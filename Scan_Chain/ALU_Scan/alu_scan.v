==> flow/design.v <==
module alu_scan(
	input wire [1:0] op_code, 	 
	input wire [3:0] A,			 
	input wire [3:0] B, 		 
	input wire clk,				 
	input wire rst,				 
	input wire scan_en,			 
	input wire scan_in, 		 
	output reg [3:0] result, 	 
	output wire scan_out		 
);
	wire [3:0] result_adder;
	wire [3:0] result_sub;
	wire [3:0] result_and;
	wire [3:0] result_or;
	wire adder_carry_out;
	full_adder_4bit fa4bit(.A(A),.B(B),.c_in(1'b0),.c_out(adder_carry_out),.S(result_adder));
	sub_4bit sub4bit(.A(A),.B(B),.S(result_sub));
	and_4bit a4bit(.A(A),.B(B),.S(result_and));
	or_4bit o4bit(.A(A),.B(B),.S(result_or));	
	always @(posedge clk or negedge rst) begin
		if (!rst) begin
			result <= 4'b0; 	 
		end else if (scan_en) begin 
			result <= {result[2:0], scan_in};
		end else begin 
			case (op_code) 
				2'b00: result <= result_adder;	 
				2'b01: result <= result_sub;	 
				2'b10: result <= result_and;	 
				2'b11: result <= result_or;		 
				default: result <= 4'b0; 		 
			endcase 
		end
	end 
	assign scan_out = result[3];  
endmodule 
module full_adder(
	input wire A,
	input wire B,
	input c_in,
	output wire c_out,
	output wire S
);
	assign S = A^B^c_in;
	assign c_out = (A&B)|(A&c_in)|(B&c_in);
 endmodule  
module full_adder_4bit(
	input wire [3:0] A,
	input wire [3:0] B,
	input wire c_in, 
	output wire c_out, 
	output wire [3:0] S
);
	wire [3:0] carry;
	full_adder fa0(.A(A[0]),.B(B[0]),.c_in(0),.c_out(carry[0]),.S(S[0]));
	full_adder fa1(.A(A[1]),.B(B[1]),.c_in(carry[0]),.c_out(carry[1]),.S(S[1]));
	full_adder fa2(.A(A[2]),.B(B[2]),.c_in(carry[1]),.c_out(carry[2]),.S(S[2]));
	full_adder fa3(.A(A[3]),.B(B[3]),.c_in(carry[2]),.c_out(carry[3]),.S(S[3]));
	assign c_out = carry[3];
endmodule 
module sub_4bit(
	input wire [3:0] A,
	input wire [3:0] B,
	output wire [3:0] S
);
	wire [3:0] minusB;
	wire c_out;
	co2_4bit mB(.A(B),.S(minusB));
	full_adder_4bit fa4_sub(.A(A),.B(minusB),.c_in(1'b0),.c_out(c_cout),.S(S));
endmodule 
module co2_4bit(
	input wire [3:0] A,
	output wire [3:0] S
);
	wire [3:0] qA;
	wire c_out;
	not_4bit n4(.A(A),.qA(qA));
	full_adder_4bit fa4_co2(.A(qA),.B(4'b0001),.c_in(1'b0),.c_out(c_out),.S(S));
endmodule 
module not_4bit(
	input wire [3:0] A,
	output wire [3:0] qA
);
	assign qA[0] = ~A[0];
	assign qA[1] = ~A[1];
	assign qA[2] = ~A[2];
	assign qA[3] = ~A[3];
endmodule
module and_4bit(
	input wire [3:0] A,
	input wire [3:0] B,
	output wire [3:0] S
);
	assign S[0] = A[0]&B[0];
	assign S[1] = A[1]&B[1];
	assign S[2] = A[2]&B[2];
	assign S[3] = A[3]&B[3];
endmodule 
module or_4bit(
	input wire [3:0] A,
	input wire [3:0] B,
	output wire [3:0] S
);
	assign S[0] = A[0]|B[0];
	assign S[1] = A[1]|B[1];
	assign S[2] = A[2]|B[2];
	assign S[3] = A[3]|B[3];
endmodule 	
# --- Step by step through the tools: alu_scan ---
# The steps from the RTL of alu_scan to its reports follow in flow order.
# Lines are those of the file above, counted from 1.
# Operators: Yosys type, input widths -> output width; for muxes data width and select width s.
# Library cell names are shortened.
inputs:
  design: "alu_scan"
  clock_port: "clk"
  cell_library: "sky130hd"
  pvt_corner: "tt_025C_1v80"

# --- Elaborated design ---
# Yosys after proc, flatten, opt, wreduce and memory -nomap, before mapping. Enables and synchronous resets that opt folds into registers are not counted as muxes. Memory bits, and registers merged into a memory's read port (data or address), are not among the register bits. Print and check cells are not counted. Equal cells are merged and count once.
bits:
  latchBits: 0
  clocked_rd_ports_x_width: 0
  romBits: 0
  in_bits: 14
  output_inout_bits: 5
  n_memories: 0
  mem_bits_rw: 0
  wordCells: 54
  register_bits: 4
classes:
  muxes: 2
  cmp: 0
  mul: 0
  add_sub_neg: 0
  n_shift: 0
  bitwise: 47
  div: 0
  equal: 3
  reduce_logical: 1
ops:
  columns: ["op", "count"]
  rows:
  - ["$xor 1x1->1", 16]
  - ["$pmux 4 s4", 1]
  - ["$and 1x1->1", 15]
  - ["$or 1x1->1", 12]
  - ["$not 1->1", 4]
  - ["$eq 2x2->1 const B", 2]
  - ["$mux 4", 1]
  - ["$eq 2x1->1 const B", 1]
  - ["$logic_not 2->1", 1]

# --- Depth ---
# Longest topological path by Yosys (ltp), each cell counted once; first at word level (registers and memories cut), then after technology mapping (sequential cells cut; the memories' decode and read muxes count).
logic_depth:
  depth_word: 11
  abc_area: 0
  ltp_mapped: 8
  mapped_depth_nobuf: 8

# --- Synthesis result ---
# Source: synth_stat.txt of the flow (Yosys; design flattened, memories mapped). It holds for the ABC_AREA given above (unset counts as 0); a run with the other value may have another netlist.
synth_totals:
  cell_count: 55
  seqArea_mm2: 0.0001001
  yosys_area_mm2: 0.000508
  ff_cells: 4
  buf_cells: 3
by_type:
  columns: ["cell", "count", "area_total_um2"]
  rows:
  - ["dfrtp_1", 4, 100.096]
  - ["ha_1", 8, 100.096]
  - ["fa_1", 2, 40.038]
  - ["inv_1", 9, 33.782]
  - ["xnor2_1", 3, 26.275]
  - ["xor2_1", 3, 26.275]
  - ["mux4_2", 1, 22.522]
  - ["maj3_1", 2, 20.019]
  - ["mux2i_1", 2, 20.019]
  - ["a211oi_1", 2, 15.014]
  - ["o21ai_0", 3, 15.014]
  - ["mux2_2", 1, 11.261]
  - ["nor2_1", 3, 11.261]
  - ["nor3_1", 2, 10.01]
  - ["o31a_2", 1, 10.01]
  - ["o31a_1", 1, 8.758]
  - ["buf_4", 1, 7.507]
  - ["nand2_1", 2, 7.507]
# Not listed: further types 5, cells in them 5.
# The figures by module come from a second, unflattened synthesis with its own total; it is not the netlist above.
unflattened:
  hier_cells: 56
  area_unflattened_mm2: 0.0006206
# Rows give one instance, submodules left out.
modules:
  columns: ["mod", "instances", "cells", "seq_area_mm2", "mod_area_mm2"]
  rows:
  - ["alu_scan", 1, 26, 0.0001001, 0.0002928]
  - ["full_adder", 12, 1, 0, 0.00002]
  - ["and_4bit", 1, 4, 0, 0.000025]
  - ["or_4bit", 1, 4, 0, 0.000025]
  - ["not_4bit", 1, 4, 0, 0.000015]
  - ["full_adder_4bit", 3, 1, 0, 0.0000038]
  - ["co2_4bit", 1, 2, 0, 0.0000075]
  - ["sub_4bit", 1, 1, 0, 0.0000038]

# --- Path before layout ---
# Path of least setup slack by OpenSTA after synthesis, without wires, with an ideal clock, recovery checks aside; 20% of the period is set as input and as output delay. Where synthesis merged equal registers, the netlist keeps one of their names.
synth_path:
  path_type: "input-to-reg"
  start: "in B[0]"
  end: "reg result[2]"
  input_delay_ps: 518
  required_time_ps: 2465
  t_arrival_ps: 2340
  driving_pins: 6
  launch_ps: 518
  period_ps: 2590
  setup_time_ps: 125
  n_path_buf: 0
  path_slack_ps: 126
  delay_ps: 1947
  synth_period_reached_ps: 2464
# "delay_ps" is the arrival time less input delay plus setup time.
# "driving_pins": output pins that drive a net of the path, with the launching flip-flop's if there is one; two outputs of one cell count as two.
# "synth_period_reached_ps" is the clock period less the worst setup slack; recovery checks do not enter. This is arithmetic on one report: input and output delays are still those of the set period (20% each).
# Between the ends stands the longest chain of elaborated cells between them, by number of cells; it is not shown to be the way that was timed. Of several equally long chains one is given.
# A line is the first line of the expression or statement that the cell stems from. Yosys adds cells for indexed reads and writes and turns some case tables into memories.
# At most two assigning lines are given for a register; there are more.
synth_between:
  cell_sequence: "inv_1 > ha_1 > maj3_1 > fa_1 > mux4_2 > mux2_2"
  elab_chain_len: 8
  cone_cells: 18
  cone_classes: "2 x mux; 16 x logic"
synth_rtl:
  columns: ["element", "line_no", "source"]
  rows:
  - ["from (decl)", 4, "input wire [3:0] B,"]
  - ["$not 1->1", 85, "assign qA[0] = ~A[0];"]
  - ["$xor 1x1->1", 45, "assign S = A^B^c_in;"]
  - ["$and 1x1->1", 46, "assign c_out = (A&B)|(A&c_in)|(B&c_in);"]
  - ["$or 1x1->1 x2", 46, null]
  - ["$xor 1x1->1", 45, null]
  - ["$pmux 4 s4", 27, "case (op_code)"]
  - ["$mux 4", 24, "end else if (scan_en) begin"]
  - ["to (assign)", 25, "result <= {result[2:0], scan_in};"]
  - ["to (assign)", 28, "2'b00: result <= result_adder;"]
  - ["to (decl)", 9, "output reg [3:0] result,"]

# --- Worst path after layout ---
# Path of least setup slack in the final report of run 2 (OpenROAD, finished layout, wires in). Where an end is a register, its clock arrival counts in the times.
# The report prints the path's times to 10 ps; the period is as set.
layout_path:
  path_type: "input-to-reg"
  start: "in B[0]"
  end: "reg result[2]"
  n_path_buf: 1
  period_ps: 2650
  launch_ps: 530
  t_arrival_ps: 2850
  required_time_ps: 2760
  setup_time_ps: 120
  path_slack_ps: -90
  driving_pins: 7
  input_delay_ps: 530
# Between the ends stands the longest chain of elaborated cells between them, by number of cells; it is not shown to be the way that was timed. Of several equally long chains one is given.
# At most two assigning lines are given for a register; there are more.
layout_between:
  cell_sequence: "clkdlybuf4s50_1 > inv_1 > ha_1 > maj3_2 > fa_1 > mux4_2 > mux2_2"
  elab_chain_len: 8
  cone_cells: 18
  cone_classes: "2 x mux; 16 x logic"
layout_rtl:
  columns: ["element", "line_no", "source"]
  rows:
  - ["from (decl)", 4, "input wire [3:0] B,"]
  - ["$not 1->1", 85, "assign qA[0] = ~A[0];"]
  - ["$xor 1x1->1", 45, "assign S = A^B^c_in;"]
  - ["$and 1x1->1", 46, "assign c_out = (A&B)|(A&c_in)|(B&c_in);"]
  - ["$or 1x1->1 x2", 46, null]
  - ["$xor 1x1->1", 45, null]
  - ["$pmux 4 s4", 27, "case (op_code)"]
  - ["$mux 4", 24, "end else if (scan_en) begin"]
  - ["to (assign)", 25, "result <= {result[2:0], scan_in};"]
  - ["to (assign)", 28, "2'b00: result <= result_adder;"]
  - ["to (decl)", 9, "output reg [3:0] result,"]

# 2 stored runs of alu_scan in the flow (synthesis by Yosys, layout by OpenROAD, sky130hd cells), in arbitrary order. Constraints: input delay and output delay 20% of the set period each, output load 0.01 pF.
runs:
  - name: "run 1"
    settings:
      period_ns: 4.67
      CORE_UTILIZATION: 36
      PLACE_DENSITY_LB_ADDON: 0.22
      CORE_MARGIN: 7
      CELL_PAD_IN_SITES_GLOBAL_PLACEMENT: 3
      CTS_CLUSTER_SIZE: 92
      CAP_MARGIN: 10
      SLEW_MARGIN: 20
    outcome: "unfinished; error FLW-0024 in placement"
  - name: "run 2"
    settings:
      period_ns: 2.65
      SETUP_SLACK_MARGIN: -0.17
      CAP_MARGIN: 20
      CORE_MARGIN: 2
      CORE_UTILIZATION: 40
      SLEW_MARGIN: 20
    results:
      yosys_chip_area_mm2: 0.000508
      final_die_area_mm2: 0.0015709
      finish.stdcell_area_mm2: 0.0007507
      ws_setup_ps: -87
