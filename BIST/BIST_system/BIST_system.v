==> flow/design.v <==
module BIST_system(
	input wire clk, 
	input wire rst,
	input wire enable,
	output wire pass
);
	wire [7:0] lfsr_data;
	wire [7:0] multiplier_out;
	wire [3:0] misr_out;
	wire [3:0] expected_signature = 4'b1010;  
	LFSR_8bit lfsr_inst (.clk(clk),.rst(rst),.enable(enable),.lfsr(lfsr_data));
	multiplier_4bit mul_inst (.a(lfsr_data[3:0]),.b(lfsr_data[7:4]),.product(multiplier_out));
	MISR_4bit misr_inst (.clk(clk),.rst(rst),.enable(enable),.data_in(multiplier_out[7:4]^multiplier_out[3:0]),.misr_out(misr_out));
	comparator comp_inst (.actual_signature(misr_out),.expected_signature(expected_signature),.pass(pass));
endmodule
module LFSR_8bit(
	input wire clk,
	input wire rst,
	input wire enable,
	output reg [7:0] lfsr
);
	always @(posedge clk or posedge rst) begin 
		if(rst)
			lfsr <= 8'b0000_0001;
		else if(enable)
			lfsr <= {lfsr[6:0], lfsr[7]^lfsr[5]};  
	end
endmodule
module MISR_4bit(
	input wire clk,
	input wire rst,
	input wire enable,
	input wire [3:0] data_in,
	output reg [3:0] misr_out
);
	always @(posedge clk or posedge rst) begin 
		if (rst) 
			misr_out <= 4'b0001;  
		else if(enable) 
			misr_out <= {misr_out[2:0], misr_out[3]^misr_out[0]} ^ data_in;  
	end
endmodule
module comparator(
	input wire [3:0] actual_signature,
	input wire [3:0] expected_signature,
	output wire pass
);
	assign pass = (actual_signature == expected_signature) ? 1'b1 : 1'b0;
endmodule	
module multiplier_4bit(
	input wire [3:0] a,
	input wire [3:0] b,
	output wire [7:0] product
);
	assign product = a * b; 
endmodule
* Reports on BIST_system
What the tools print for BIST_system, step after step.
Lines are those of the file above, counted from 1.
Operators: Yosys type, input widths -> output width; for muxes data width and select width s.
Cell names lack the library's common part.
Not given: -
- Design top :: BIST_system
- Clock port :: clk
- Library :: sky130hd
- Corner :: tt_025C_1v80

* Word-level counts
Source: Yosys, flattened and elaborated, memories not mapped. Widths are those after wreduce; folded enables and synchronous resets count as part of the registers. Registers that Yosys merges into a memory's read port (data or address) are not register bits. Print and check cells do not count. Equal cells are merged and count once.
- Bitwise logic cells :: 4
- Equal/unequal tests :: 1
- Mux-type cells :: 1
- Multiply operators :: 1
** Operator list (number)
- $mul 4x4->8 :: 1
- $xor 4x4->4 :: 2
- $eq 4x4->1 const B :: 1
- $xor 1x1->1 :: 2
- $mux 1 :: 1
- Register bits :: 12
- Input port bits :: 3
- Output and inout bits :: 1
- Elaborated cells :: 9

* Logic depth
Depth = most cells in a row (Yosys ltp): at word level without a register or memory, in the mapped netlist without a sequential cell, where the memories' decode and read muxes count.
- Depth in word-level cells :: 3
- ABC_AREA :: 0
- Depth in mapped cells :: 10
- Mapped depth without buffers :: 10

* Mapped cells and area
Source: synth_stat.txt of the flow (Yosys; design flattened, memories mapped). It holds for the ABC_AREA given above (unset counts as 0); a run with the other value may have another netlist.
** Cell types
- dfrtp_1 :: number 10, total area 250.24 um^2
- ha_1 :: number 12, total area 150.144 um^2
- mux2_2 :: number 8, total area 90.086 um^2
- fa_1 :: number 4, total area 80.077 um^2
- and2_1 :: number 12, total area 75.072 um^2
- xnor2_1 :: number 7, total area 61.309 um^2
- dfstp_2 :: number 2, total area 52.55 um^2
- xor2_1 :: number 5, total area 43.792 um^2
- inv_1 :: number 7, total area 26.275 um^2
- nand2_1 :: number 7, total area 26.275 um^2
- xnor3_1 :: number 1, total area 22.522 um^2
- a21oi_1 :: number 4, total area 20.019 um^2
- nor2_1 :: number 5, total area 18.768 um^2
- mux2_4 :: number 1, total area 15.014 um^2
- o31ai_2 :: number 1, total area 12.512 um^2
- a211oi_1 :: number 1, total area 7.507 um^2
- buf_2 :: number 1, total area 5.005 um^2
- nor3_1 :: number 1, total area 5.005 um^2
- o21ai_0 :: number 1, total area 5.005 um^2
- Buffers :: 1
- Sequential area :: 302.8 um^2
- Synthesis area :: 967.2 um^2
- Flip-flop cells :: 12
- Mapped cells :: 90
The figures by module come from a second, unflattened synthesis with its own total; it is not the netlist above.
- Cells (unflattened synthesis) :: 99
- Area total of the unflattened synthesis :: 1056.0 um^2
Each row is one instance without its submodules.
** By module
- multiplier_4bit :: cells 51, sequential area 0.0 um^2, area 447.9 um^2, instances 1
- LFSR_8bit :: cells 20, sequential area 201.4 um^2, area 339.1 um^2, instances 1
- MISR_4bit :: cells 17, sequential area 101.3 um^2, area 178.9 um^2, instances 1
- comparator :: cells 5, sequential area 0.0 um^2, area 47.5 um^2, instances 1
- BIST_system :: cells 6, sequential area 0.0 um^2, area 42.5 um^2, instances 1

* Path before layout
Path of least setup slack by OpenSTA after synthesis, without wires, with an ideal clock, recovery checks aside; 20% of the period is set as input and as output delay. Where synthesis merged equal registers, the netlist keeps one of their names.
- Path kind :: register to register
- Start point :: register lfsr_inst.lfsr[0]
- End point :: register misr_inst.misr_out[3]
- Stages :: 11
- Launch time at the first pin :: 0.000 ns
- Arrival time :: 2.838 ns
- Data required time :: 4.532 ns
- Period :: 4.66 ns
- Path slack :: 1.694 ns
- Delay of the path :: 2.966 ns
- Path buffers :: 0
- Setup time :: 0.128 ns
- Synthesis period reached :: 2.966 ns
"delay of the path" is the arrival time less input delay plus setup time.
"stages": output pins that drive a net of the path, with the launching flip-flop's if there is one; two outputs of one cell count as two.
"synthesis period reached" is the clock period less the worst setup slack; recovery checks do not enter. This is arithmetic on one report: input and output delays are still those of the set period (20% each).
The rows between start and end are the longest chain of elaborated cells between them; the timing report does not say that the signal goes this way. Where chains are equally long, one stands for them.
A line is the first line of the expression or statement that the cell stems from. Yosys adds cells for indexed reads and writes and turns some case tables into memories.
- Path through :: dfstp_2 > nand2_1 > fa_1 > inv_1 > fa_1 > inv_1 > fa_1 > xor2_1 > xnor2_1 > xnor2_1 > a21oi_1
- Cells in the longest elaborated chain :: 3
- Elaborated cells between the ends (all ways) :: 3
- Source lines of those cells :: 3
- Those cells by class :: mul (1); logic (2)
** Ends and longest elaborated chain, after synthesis
- start: declaration :: line 20 : output reg [7:0] lfsr
- start: assignment :: line 24 : lfsr <= 8'b0000_0001;
- start: assignment :: line 26 : lfsr <= {lfsr[6:0], lfsr[7]^lfsr[5]};
- $mul 4x4->8 :: line 55
- $xor 4x4->4 :: line 13 : MISR_4bit misr_inst (.clk(clk),.rst(rst),.enable(enable),.data_in(multiplier_out[7:4]^multiplier_out[3:0]),.mi ...
- $xor 4x4->4 :: line 40 : misr_out <= {misr_out[2:0], misr_out[3]^misr_out[0]} ^ data_in;
- end: assignment :: line 38 : misr_out <= 4'b0001;
- end: assignment :: line 40
- end: declaration :: line 34 : output reg [3:0] misr_out

* Timing after layout
Path of least setup slack in the final report of flow run 1 (OpenROAD, finished layout, wires in). Where an end is a register, its clock arrival counts in the times.
- Path kind :: register to register
- Start point :: register lfsr_inst.lfsr[0]
- End point :: register misr_inst.misr_out[3]
- Setup time :: 0.12 ns
- Path buffers :: 0
- Stages :: 11
- Launch time at the first pin :: 0.24 ns
- Path slack :: 0.92 ns
- Period :: 4.13 ns
- Arrival time :: 3.33 ns
- Data required time :: 4.25 ns
The rows between start and end are the longest chain of elaborated cells between them; the timing report does not say that the signal goes this way. Where chains are equally long, one stands for them.
- Path through :: dfstp_2 > nand2_1 > fa_1 > inv_1 > fa_1 > inv_1 > fa_1 > xor2_1 > xnor2_1 > xnor2_1 > a21oi_1
- Cells in the longest elaborated chain :: 3
- Elaborated cells between the ends (all ways) :: 3
- Source lines of those cells :: 3
- Those cells by class :: mul (1); logic (2)
** Ends and longest elaborated chain, post-layout
- start: declaration :: line 20 : output reg [7:0] lfsr
- start: assignment :: line 24 : lfsr <= 8'b0000_0001;
- start: assignment :: line 26 : lfsr <= {lfsr[6:0], lfsr[7]^lfsr[5]};
- $mul 4x4->8 :: line 55
- $xor 4x4->4 :: line 13 : MISR_4bit misr_inst (.clk(clk),.rst(rst),.enable(enable),.data_in(multiplier_out[7:4]^multiplier_out[3:0]),.mi ...
- $xor 4x4->4 :: line 40 : misr_out <= {misr_out[2:0], misr_out[3]^misr_out[0]} ^ data_in;
- end: assignment :: line 38 : misr_out <= 4'b0001;
- end: assignment :: line 40
- end: declaration :: line 34 : output reg [3:0] misr_out

Appendix: measured runs

Measured data: module BIST_system, platform sky130hd, 2 stored runs of the flow under differing settings, order arbitrary. Input and output delays are each 20% of the period that was set; the output load is 0.01 pF.
By "period reached" is meant the clock period of the run minus its worst setup slack. This is arithmetic on one report: input and output delays are still those of the set period (20% each).
"time on the worst setup path" means the part of the period allowed to the worst setup path (the constraints hold back 20% at inputs and 20% at outputs) less its slack; where the path has registers, the arrival times of their clocks count too.

* Flow run 1
** Files
==> flow/run.sh <==
#!/bin/bash
# the make line also repeats the synthesis and layout settings of config.mk as NAME=value (left out here)
make -C /OpenROAD-flow-scripts/flow DESIGN_CONFIG=/design/flow/config.mk WORK_HOME=/design/flow/orfs CLKGATE_MAP_FILE= finish
==> flow/config.mk <==
export PLATFORM = sky130hd
export DESIGN_NAME = BIST_system
export DESIGN_NICKNAME = BIST_system
export VERILOG_FILES = /design/flow/design.v
export SDC_FILE = /design/flow/constraint.sdc
export NUM_CORES = 4
export LEC_CHECK = 0
export CAP_MARGIN = 25
export CELL_PAD_IN_SITES_DETAIL_PLACEMENT = 1
export CORE_ASPECT_RATIO = 0.81
export CORE_MARGIN = 2
export CORE_UTILIZATION = 23
export CTS_CLUSTER_SIZE = 72
export GPL_TIMING_DRIVEN = 0
export PLACE_DENSITY = 0.69
export SETUP_SLACK_MARGIN = 0.04
export SLEW_MARGIN = 15
==> flow/constraint.sdc <==
create_clock -name core_clock -period 4.13 [get_ports {clk}]
set_input_delay 0.8260 -clock core_clock [delete_from_list [all_inputs] [get_ports {clk}]]
set_output_delay 0.8260 -clock core_clock [all_outputs]
set_load 0.01 [all_outputs]
** Results
- Area of the synthesized netlist :: 967.2 um^2
- Standard-cell area after routing :: 1,123.6 um^2
- Period reached :: 3.208 ns
- Worst-case hold slack :: 0.544 ns
- Die outline area :: 4,742.5 um^2
- Summed negative setup slack :: 0.000 ns
- Final utilization :: 27.6 %
- Time on the worst setup path :: 3.21 ns
- Type of the worst setup path :: register to register
- Smallest setup slack :: 0.922 ns

* Flow run 2
** Files
==> flow/run.sh <==
#!/bin/bash
# the make line also repeats the synthesis and layout settings of config.mk as NAME=value (left out here)
make -C /OpenROAD-flow-scripts/flow DESIGN_CONFIG=/design/flow/config.mk WORK_HOME=/design/flow/orfs CLKGATE_MAP_FILE= finish
==> flow/config.mk <==
export PLATFORM = sky130hd
export DESIGN_NAME = BIST_system
export DESIGN_NICKNAME = BIST_system
export VERILOG_FILES = /design/flow/design.v
export SDC_FILE = /design/flow/constraint.sdc
export NUM_CORES = 4
export LEC_CHECK = 0
export CAP_MARGIN = 20
export CELL_PAD_IN_SITES_DETAIL_PLACEMENT = 1
export CORE_ASPECT_RATIO = 1.47
export CORE_MARGIN = 5
export CORE_UTILIZATION = 49
export MIN_ROUTING_LAYER = met2
export PLACE_DENSITY_LB_ADDON = 0.21
export SETUP_SLACK_MARGIN = -0.05
export SLEW_MARGIN = 20
==> flow/constraint.sdc <==
create_clock -name core_clock -period 4.32 [get_ports {clk}]
set_input_delay 0.8640 -clock core_clock [delete_from_list [all_inputs] [get_ports {clk}]]
set_output_delay 0.8640 -clock core_clock [all_outputs]
set_load 0.01 [all_outputs]
** Results
- Area of the synthesized netlist :: 967.2 um^2
- Standard-cell area after routing :: 1,041.0 um^2
- Period reached :: 3.174 ns
- Worst-case hold slack :: 0.541 ns
- Die outline area :: 2,979.0 um^2
- Summed negative setup slack :: 0.000 ns
- Final utilization :: 55.4 %
- Time on the worst setup path :: 3.17 ns
- Type of the worst setup path :: register to register
- Smallest setup slack :: 1.146 ns
