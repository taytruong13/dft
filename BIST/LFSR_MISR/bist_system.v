==> flow/design.v <==
module adder_4bit(
	input wire [3:0] A,
	input wire [3:0] B, 
	output wire [3:0] S
);
	assign S =  A + B; 
endmodule 
module bist_system(
	input wire clk, 
	input wire rst, 
	input wire enable,
	output [7:0] lfsr_out,
	output [3:0] misr_out
);
	wire [3:0] adder_A;
	wire [3:0] adder_B;
	wire [3:0] adder_S;
	lfsr_8bit lfsr_inst(.clk(clk),.rst(rst),.enable(enable),.lfsr(lfsr_out));
	assign adder_A = lfsr_out[7:4];
	assign adder_B = lfsr_out[3:0];
	adder_4bit adder_inst(.A(adder_A),.B(adder_B),.S(adder_S));
	misr_4bit misr_inst(.clk(clk),.rst(rst),.enable(enable),.adder_out(adder_S),.misr(misr_out));
endmodule 
module lfsr_8bit(
	input wire clk,
	input wire rst,
	input wire enable,
	output reg [7:0] lfsr
);
	always @(posedge clk or posedge rst) begin 
		if(rst) begin
			lfsr <= 8'b0000_0001;  
		end else if(enable) begin 
			lfsr <= {lfsr[6:0], lfsr[7]^lfsr[5]}; 
		end 
	end
endmodule 
module misr_4bit(
	input wire clk, 
	input wire rst, 
	input wire enable,
	input wire [3:0] adder_out,
	output reg [3:0] misr 
);
	always @(posedge clk or posedge rst) begin 
		if(rst) begin 
			misr <= 4'b0001;  
		end else if (enable) begin 
			misr <= {misr[2:0], misr[3]^misr[0]} ^ adder_out[3:0];
		end
	end 
endmodule 
# Reports on bist_system
# Tool output for the design above, in the order of the flow.
# Lines are those of the file above, counted from 1.
# Cell names lack the library's common part.
# Not given: -
# inputs
top_module	bist_system
clock	clk
lib	sky130hd
lib_corner	tt_025C_1v80

# Word level
# Source: Yosys, flattened and elaborated, memories not mapped. Widths are those after wreduce; folded enables and synchronous resets count as part of the registers. Registers that Yosys merges into a memory's read port (data or address) are not register bits. Print and check cells do not count. Equal cells are merged and count once.
# bits
register_bits	12
in_bits	3
output_inout_bits	12
# classes
addsub	1
logic	3
# op_table
cell	count
adder 4 bit	1
XOR 4 bit	1
XOR 1 bit	2

# Longest topological paths
# Yosys ltp: most cells in a row. Word level: on the elaborated netlist, between registers, memories and ports. Mapped: between sequential cells and ports; inverters and the memories' decode and read muxes count.
# logic_depth
word_depth	2
ABC_AREA	1
ltp_mapped	8

# Netlist
# The flow's flattened synthesis, as Yosys stat reports it; memories are mapped. The netlist is that of the ABC_AREA named above (0 if unset); the other value can give another one.
# Totals and module areas in this step are rounded.
# mapped
mapped_cells	74
mapped_area_um2	646
sequential_area_um2	303
ffs	12
n_buf	2
# types
cell_type	count
dfrtp_1	10
nand2_1	21
dfstp_2	2
o21ai_0	9
ha_1	3
inv_1	10
xnor2_1	3
fa_1	1
nand3_2	2
nand3_1	3
buf_6	1
o21ai_1	2
xor2_1	1
buf_4	1
nand2_2	1
or2_1	1
a21oi_1	1
inv_2	1
nor2_1	1

# Path before layout
# Source: OpenSTA report_checks on the synthesized netlist (no wires, ideal clock, input and output delay 20% of the period each), path of least setup slack; recovery checks are left aside. Register names are those of the netlist, which keeps one name where synthesis merged equal registers.
# synth_path
path_kind	register to register
from	register lfsr_inst.lfsr[0]
to	register misr_inst.misr[2]
tclk_ns	1.83
setup_ns	0.126
launch_ns	0.000
t_arrival_ns	1.509
required_ns	1.704
slack_ns	0.195
path_delay_ns	1.635
driving_pins	8
period_less_setup_slack_ns	1.635
# "path_delay_ns" is the arrival time less input delay plus setup time.
# "driving_pins": output pins that drive a net of the path, with the launching flip-flop's if there is one; two outputs of one cell count as two.
# "period_less_setup_slack_ns" is the clock period less the worst setup slack; recovery checks do not enter. This is arithmetic on one report: input and output delays are still those of the set period (20% each).
# Between the ends stands the longest chain of elaborated cells between them, by number of cells; it is not shown to be the way that was timed. Of several equally long chains one is given.
# A line is the first line of the expression or statement that the cell stems from. Yosys adds cells for indexed reads and writes and turns some case tables into memories.
# synth_between
path_cell_list	dfstp_2 -> ha_1 -> inv_1 -> fa_1 -> xnor2_1 -> nand2_1 -> nand3_1 -> o21ai_0
elab_chain_len	2
cone_cells	2
lines_between	2
cone_classes	add/sub (1); logic (1)
# synth_lines
element	line	source
start: declaration	28	output reg [7:0] lfsr
start: assignment	32	lfsr <= 8'b0000_0001;
start: assignment	34	lfsr <= {lfsr[6:0], lfsr[7]^lfsr[5]};
adder 4 bit	6	assign S = A + B;
XOR 4 bit	49	misr <= {misr[2:0], misr[3]^misr[0]} ^ adder_out[3:0];
end: assignment	47	misr <= 4'b0001;
end: assignment	49
end: declaration	43	output reg [3:0] misr

# Timing after layout
# From the final timing report of run 1: the path of least setup slack in the routed layout; clock arrival at registers is part of the times.
# layout_path
path_kind	register to register
from	register lfsr_inst.lfsr[0]
to	register misr_inst.misr[1]
tclk_ns	1.55
setup_ns	0.11
launch_ns	0.23
t_arrival_ns	1.70
required_ns	1.67
slack_ns	-0.03
driving_pins	6
# Between the ends stands the longest chain of elaborated cells between them, by number of cells; it is not shown to be the way that was timed. Of several equally long chains one is given.
# layout_between
path_cell_list	dfstp_2 -> ha_4 -> inv_2 -> fa_2 -> xor2_1 -> o21ai_1
elab_chain_len	2
cone_cells	2
lines_between	2
cone_classes	add/sub (1); logic (1)
# layout_lines
element	line	source
start: declaration	28	output reg [7:0] lfsr
start: assignment	32	lfsr <= 8'b0000_0001;
start: assignment	34	lfsr <= {lfsr[6:0], lfsr[7]^lfsr[5]};
adder 4 bit	6	assign S = A + B;
XOR 4 bit	49	misr <= {misr[2:0], misr[3]^misr[0]} ^ adder_out[3:0];
end: assignment	47	misr <= 4'b0001;
end: assignment	49
end: declaration	43	output reg [3:0] misr

# Flow measurements of bist_system on sky130hd: 2 stored runs with different settings, listed in no order. Input and output delays are each 20% of the period that was set; the output load is 0.01 pF.
# "achieved_period_ns" means the clock period less the worst setup slack. The figure is calculated, with input and output delays left at 20% of the set period.
# "worstPathTime_ns" means the part of the period allowed to the worst setup path (the constraints hold back 20% at inputs and 20% at outputs) less its slack; where the path has registers, the arrival times of their clocks count too.
# By "design_power_mw" is meant OpenSTA's value without simulated activity: inputs other than the clock are taken to toggle once in ten clock periods, and the tool carries that through the logic.
# Results are given in rounded form.
# A setting shown as n/a is not set for that run.
run	period_ns	CORE_UTILIZATION	PLACE_DENSITY	CELL_PAD_IN_SITES_GLOBAL_PLACEMENT	CELL_PAD_IN_SITES_DETAIL_PLACEMENT	ABC_AREA	GPL_ROUTABILITY_DRIVEN	CTS_CLUSTER_SIZE	CTS_CLUSTER_DIAMETER	CAP_MARGIN	CORE_MARGIN	SLEW_MARGIN	synth_chip_area_um2	die_area_um2	final_util_frac	fin_ws_ns	final_setup_tns_ns	design_power_mw	achieved_period_ns	worstPathTime_ns	critical_path_type
run 1	1.55	17	0.62	3	0	1	0	82	278	20	2	20	646	4310	0.261	-0.030	-0.030	1.69	1.580	1.58	register to register
run 2	1.94	40	n/a	n/a	n/a	n/a	n/a	n/a	n/a	20	2	20	604	1840	0.547	0.166	0.000	1.52	1.774	1.39	register to output
